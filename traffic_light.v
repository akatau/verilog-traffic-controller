==> flow/design.v <==
module traffic_light ( input CLOCK_50, 
                     input [1:0] SW,  
                     input [0:0] KEY,  
                     output reg [2:0] LED_N,  
                     output reg [2:0] LED_E,  
                     output [6:0] HEX0,
                     output [6:0] HEX1
);
    reg [1:0] state;  
    reg [5:0] timer_sec;  
    wire one_hz_enable;  
    parameter CNT_MAX = 50000000;  
    reg [31:0] clk_cnt;  
    always @(posedge CLOCK_50 or negedge KEY[0]) begin
        if(KEY[0] == 0) begin
            clk_cnt <= 0;
        end else begin
            if(clk_cnt == CNT_MAX - 1) begin
                clk_cnt <= 0;  
            end else begin
                clk_cnt <= clk_cnt + 1;
            end
        end
    end
    assign one_hz_enable = (clk_cnt == CNT_MAX - 1) ? 1'b1 : 1'b0; 
    always @(posedge CLOCK_50 or negedge KEY[0]) begin
        if(!KEY[0]) begin
            state <= 0;
            timer_sec <= 30;  
        end else begin
            if(one_hz_enable) begin  
                if(timer_sec > 0) 
                    timer_sec <= timer_sec - 1;  
                if(timer_sec == 0) begin
                    if(state == 0) begin  
                        if(SW[1] == 1) begin
                            state <= 1;
                            timer_sec <= 5; 
                        end else begin
                             state <= 0; 
                             timer_sec <= 0;  
                        end
                    end
                    else if(state == 1) begin  
                        state <= 2;   
                        timer_sec <= 30;
                    end
                    else if(state == 2) begin  
                        if(SW[0] == 1) begin
                            state <= 3;
                            timer_sec <= 5;
                        end
                    end
                    else if(state == 3) begin  
                        state <= 0;  
                        timer_sec <= 30;
                    end
                end 
            end
        end
    end
    always @(*) begin
        if(state == 0) begin  
            LED_N = 3'b001;  
            LED_E = 3'b100;  
        end
        else if(state == 1) begin  
            LED_N = 3'b010;  
            LED_E = 3'b010;  
        end
        else if(state == 2) begin
            LED_N = 3'b100;  
            LED_E = 3'b001;  
        end
        else if(state == 3) begin
            LED_N = 3'b010;
            LED_E = 3'b010;
        end
        else begin  
            LED_N = 3'b100;
            LED_E = 3'b100;
        end
    end
    wire [3:0] ones;
    wire [3:0] tens;
    assign ones = timer_sec % 10;
    assign tens = timer_sec / 10;
    HexDecoder h0(ones, HEX0);
    HexDecoder h1(tens, HEX1);
endmodule
module HexDecoder(in, out);
    input [3:0] in;
    output reg [6:0] out;
    always @(*) begin
        case(in)
            0: out = 7'b1000000;
            1: out = 7'b1111001;
            2: out = 7'b0100100;
            3: out = 7'b0110000;
            4: out = 7'b0011001;
            5: out = 7'b0010010; 
            6: out = 7'b0000010;
            7: out = 7'b1111000;
            8: out = 7'b0000000;
            9: out = 7'b0010000;
            default: out = 7'b1111111;
        endcase
    end
endmodule
# ---- Reports on traffic_light
# What the tools print for traffic_light, step after step.
# Line numbers count from 1 in the design file above.
# Library cell names are shortened.
# A cell with -- has no value.
dict set report inputs {
  design {traffic_light}
  clk_port {CLOCK_50}
  cell_library {sky130hd}
  pvt_corner {tt_025C_1v80}
}

# ---- Word level
# Source: Yosys, flattened and elaborated, memories not mapped. Widths are those after wreduce. Registers that Yosys merges into a memory's read port (data or address) are not register bits. Print and check cells do not count. Equal cells are merged and count once.
# Memory sizes are those after Yosys's memory passes, which may raise the word count (mostly to a power of two), join words into wider ones and drop unused or constant bits.
dict set report word_totals {
  ff_bits 40
  mem_bits_ro 224
  memories 2
  in_bits 4
  output_inout_bits 20
}
# name words word_bits read_ports write_ports line
set mem_list {}
lappend mem_list {{(name not given)} 16 7 1 0 95} ;# case(in)
lappend mem_list {{(name not given)} 16 7 1 0 95}
dict set report classes {
  add_sub_neg 2
  div 2
  compare 1
  eq_ne 5
  muxes 23
  reduce_and_logical 4
}
# operator n
set op_table {}
lappend op_table {{divider 6 x 4 -> 32 bit (second input constant)} 1}
lappend op_table {{remainder unit 6 x 4 -> 32 bit (second input constant)} 1}
lappend op_table {{2-to-1 mux 6 bit} 7}
lappend op_table {{adder 32 x 1 -> 32 bit (second input constant)} 1}
lappend op_table {{equality test 32 x 26 -> 1 bit (second input constant)} 1}
lappend op_table {{2-to-1 mux 32 bit} 1}
lappend op_table {{2-to-1 mux 3 bit} 8}
lappend op_table {{2-to-1 mux 2 bit} 5}
lappend op_table {{subtractor 6 x 1 -> 6 bit (second input constant)} 1}
lappend op_table {{greater-than comparator 6 x 1 -> 1 bit (second input constant)} 1}
lappend op_table {{zero test 6 bit} 1}
lappend op_table {{equality test 2 bit (second input constant)} 2}
lappend op_table {{inequality test 4 bit (second input constant)} 1}
lappend op_table {{AND reduction 4 bit} 1}
lappend op_table {{nonzero test 4 bit} 1}
lappend op_table {{equality test 2 x 1 -> 1 bit (second input constant)} 1}
lappend op_table {{zero test 2 bit} 1}
lappend op_table {{2-to-1 mux 1 bit} 2}

# ---- Longest topological paths
# Longest topological path by Yosys (ltp), each cell counted once; first at word level (registers and memories cut), then after technology mapping (sequential cells cut; the memories' decode and read muxes count).
dict set report logic_depth {
  word_depth 7
  abc_area 0
  mapped_depth 15
  depth_no_buf 14
}

# ---- Mapped cells and area
# Source: synth_stat.txt of the flow (Yosys; design flattened, memories mapped). It holds for the ABC_AREA given above (unset counts as 0); a run with the other value may have another netlist.
dict set report mapped {
  mapped_cells 312
  mapped_area_mm2 0.0027964
  ff_cells 42
  n_buf 10
}
# cell n type_area_um2
set types {}
lappend types {dfrtp_1 37 925.888}
lappend types {ha_1 16 200.192}
lappend types {xor2_1 18 157.651}
lappend types {dfstp_2 5 131.376}
lappend types {nand2_1 35 131.376}
lappend types {xnor2_1 15 131.376}
lappend types {nor2_1 31 116.362}
lappend types {nand3_1 20 100.096}
lappend types {a21oi_1 18 90.086}
lappend types {mux2i_1 7 70.067}
lappend types {o21ai_0 14 70.067}
lappend types {nand4_1 8 50.048}
lappend types {inv_1 12 45.043}
lappend types {nor3_1 7 35.034}
lappend types {nand2b_1 5 31.28}
lappend types {a311oi_4 1 26.275}
lappend types {and3_1 4 25.024}
lappend types {nor2b_1 4 25.024}
# Other cell types: 32; their cells: 55.
# The figures by module come from a second, unflattened synthesis with its own total; it is not the netlist above.
dict set report unflattened {
  hier_cells 338
  area_unflattened_mm2 0.0028953
}
# Each row is one instance without its submodules.
# module n_inst n_cells mod_area_mm2
set modules {}
lappend modules {traffic_light 1 272 0.0024749}
lappend modules {HexDecoder 2 33 0.0002102}

# ---- Timing after synthesis
# Source: OpenSTA report_checks on the synthesized netlist (no wires, ideal clock, input and output delay 20% of the period each), path of least setup slack; recovery checks are left aside. Register names are those of the netlist, which keeps one name where synthesis merged equal registers.
dict set report synth_path {
  kind {register to output}
  start {reg timer_sec[3]}
  end {out HEX0[5]}
  clock_period_ns 6.18
  output_delay_ns 1.236
  arrival_ns 3.119
  required_time_ns 4.944
  path_slack_ns 1.825
  delay_ns 3.119
  driving_pins 14
  period_less_setup_slack_ns 4.355
}
# "delay_ns" = arrival - input delay + setup time.
# A path that ends at an output port has no setup time.
# "driving_pins": output pins that drive a net of the path, with the launching flip-flop's if there is one; two outputs of one cell count as two.
# "period_less_setup_slack_ns" is the clock period less the worst setup slack; recovery checks do not enter. This is arithmetic on one report: input and output delays are still those of the set period (20% each).
# Between the ends stands the longest chain of elaborated cells between them, by number of cells; it is not shown to be the way that was timed. Of several equally long chains one is given.
# Each line given opens the expression or statement behind the cell; cells for indexed reads and writes are added by Yosys, which also makes memories of some case tables.
# The chain passes a memory read, where the word-level depth is cut; so it can be longer than that depth.
# A register here has more assigning lines than the two given.
dict set report synth_between {
  path_cell_list {dfstp_2 > buf_2 > nor2_1 > inv_1 > ha_1 > nand2b_1 > o21ai_0 > nand2_1 > xnor2_1 > ha_1 > o21ai_4 > a311oi_4 > nor2_1 > o31ai_1}
  elab_chain_cells 2
  cone_cells 2
  classes_between {div (1); memory (1)}
}
# item line
set synth_rtl {}
lappend synth_rtl {{start: declaration} 10} ;# reg [5:0] timer_sec;
lappend synth_rtl {{start: assignment} 29} ;# timer_sec <= 30;
lappend synth_rtl {{start: assignment} 33} ;# timer_sec <= timer_sec - 1;
lappend synth_rtl {{remainder unit 6 x 4 -> 32 bit} 86} ;# assign ones = timer_sec % 10;
lappend synth_rtl {{memory read (16 x 7 bit)} 95} ;# case(in)
lappend synth_rtl {{end: declaration} 6} ;# output [6:0] HEX0,

# ---- Worst path after layout
# From the final timing report of run A: the path of least setup slack in the routed layout; clock arrival at registers is part of the times.
dict set report layout_path {
  kind {register to output}
  start {reg timer_sec[4]}
  end {out HEX0[0]}
  clock_period_ns 4.32
  output_delay_ns 0.86
  arrival_ns 3.04
  required_time_ns 3.46
  path_slack_ns 0.42
  driving_pins 16
}
# Between the ends stands the longest chain of elaborated cells between them, by number of cells; it is not shown to be the way that was timed. Of several equally long chains one is given.
# The chain passes a memory read, where the word-level depth is cut; so it can be longer than that depth.
# A register here has more assigning lines than the two given.
dict set report layout_between {
  path_cell_list {dfstp_2 > nor2_4 > inv_2 > ha_4 > nand2b_4 > o21ai_4 > nand2_4 > xnor2_4 > ha_4 > o21ai_4 > a311oi_4 > buf_6 > buf_12 > mux2i_2 > a21oi_2 > buf_2}
  elab_chain_cells 2
  cone_cells 2
  classes_between {div (1); memory (1)}
}
# item line
set layout_rtl {}
lappend layout_rtl {{start: declaration} 10} ;# reg [5:0] timer_sec;
lappend layout_rtl {{start: assignment} 29} ;# timer_sec <= 30;
lappend layout_rtl {{start: assignment} 33} ;# timer_sec <= timer_sec - 1;
lappend layout_rtl {{remainder unit 6 x 4 -> 32 bit} 86} ;# assign ones = timer_sec % 10;
lappend layout_rtl {{memory read (16 x 7 bit)} 95} ;# case(in)
lappend layout_rtl {{end: declaration} 6} ;# output [6:0] HEX0,

Hand-over note for traffic_light

Design traffic_light on sky130hd. What follows are 2 stored runs of the flow, each under its own settings; their order means nothing. The constraints put input and output delay at 20% of the set period each and load the outputs with 0.01 pF.
"final_power_uw" rests on the timing tool's default activity at the inputs, not on a simulated workload.

[flow] run A: files
==> flow/run.sh <==
#!/bin/bash
# the make line also repeats the synthesis and layout settings of config.mk as NAME=value (left out here)
make -C /OpenROAD-flow-scripts/flow DESIGN_CONFIG=/design/flow/config.mk WORK_HOME=/design/flow/orfs CLKGATE_MAP_FILE= finish
==> flow/config.mk <==
export PLATFORM = sky130hd
export DESIGN_NAME = traffic_light
export DESIGN_NICKNAME = traffic_light
export VERILOG_FILES = /design/flow/design.v
export SDC_FILE = /design/flow/constraint.sdc
export NUM_CORES = 4
export LEC_CHECK = 0
export CAP_MARGIN = 35
export CELL_PAD_IN_SITES_GLOBAL_PLACEMENT = 1
export CORE_MARGIN = 2
export CORE_UTILIZATION = 46
export CTS_CLUSTER_SIZE = 54
export MAX_ROUTING_LAYER = met4
export MIN_ROUTING_LAYER = met2
export PLACE_DENSITY = 0.81
export SETUP_SLACK_MARGIN = 0.79
export SLEW_MARGIN = 20
==> flow/constraint.sdc <==
create_clock -name core_clock -period 4.32 [get_ports {CLOCK_50}]
set_input_delay 0.8640 -clock core_clock [delete_from_list [all_inputs] [get_ports {CLOCK_50}]]
set_output_delay 0.8640 -clock core_clock [all_outputs]
set_load 0.01 [all_outputs]

[flow] run A: metrics
[metrics] fin_tns_ns = 0.000
[metrics] total_die_area_mm2 = 0.0067191
[metrics] final_power_uw = 793.7
[metrics] worst_setup_slack_ns = 0.419
[metrics] yosys.chip_area_mm2 = 0.0027964
[metrics] final_cell_area_mm2 = 0.0035884

[flow] run B: files
==> flow/run.sh <==
#!/bin/bash
# the make line also repeats the synthesis and layout settings of config.mk as NAME=value (left out here)
make -C /OpenROAD-flow-scripts/flow DESIGN_CONFIG=/design/flow/config.mk WORK_HOME=/design/flow/orfs CLKGATE_MAP_FILE= finish
==> flow/config.mk <==
export PLATFORM = sky130hd
export DESIGN_NAME = traffic_light
export DESIGN_NICKNAME = traffic_light
export VERILOG_FILES = /design/flow/design.v
export SDC_FILE = /design/flow/constraint.sdc
export NUM_CORES = 4
export LEC_CHECK = 0
export ABC_AREA = 0
export CAP_MARGIN = 20
export CELL_PAD_IN_SITES_GLOBAL_PLACEMENT = 3
export CORE_ASPECT_RATIO = 0.71
export CORE_MARGIN = 9
export CORE_UTILIZATION = 29
export CTS_CLUSTER_SIZE = 35
export MIN_ROUTING_LAYER = met2
export PLACE_DENSITY = 0.56
export SETUP_SLACK_MARGIN = 0.12
export SLEW_MARGIN = 0
==> flow/constraint.sdc <==
create_clock -name core_clock -period 2.39 [get_ports {CLOCK_50}]
set_input_delay 0.4780 -clock core_clock [delete_from_list [all_inputs] [get_ports {CLOCK_50}]]
set_output_delay 0.4780 -clock core_clock [all_outputs]
set_load 0.01 [all_outputs]

[flow] run B: metrics
[metrics] final_power_uw = 1543
[metrics] final_cell_area_mm2 = 0.0040439
[metrics] total_die_area_mm2 = 0.0135542
[metrics] yosys.chip_area_mm2 = 0.0027964
[metrics] fin_tns_ns = -13.273
[metrics] worst_setup_slack_ns = -1.133

End of note.
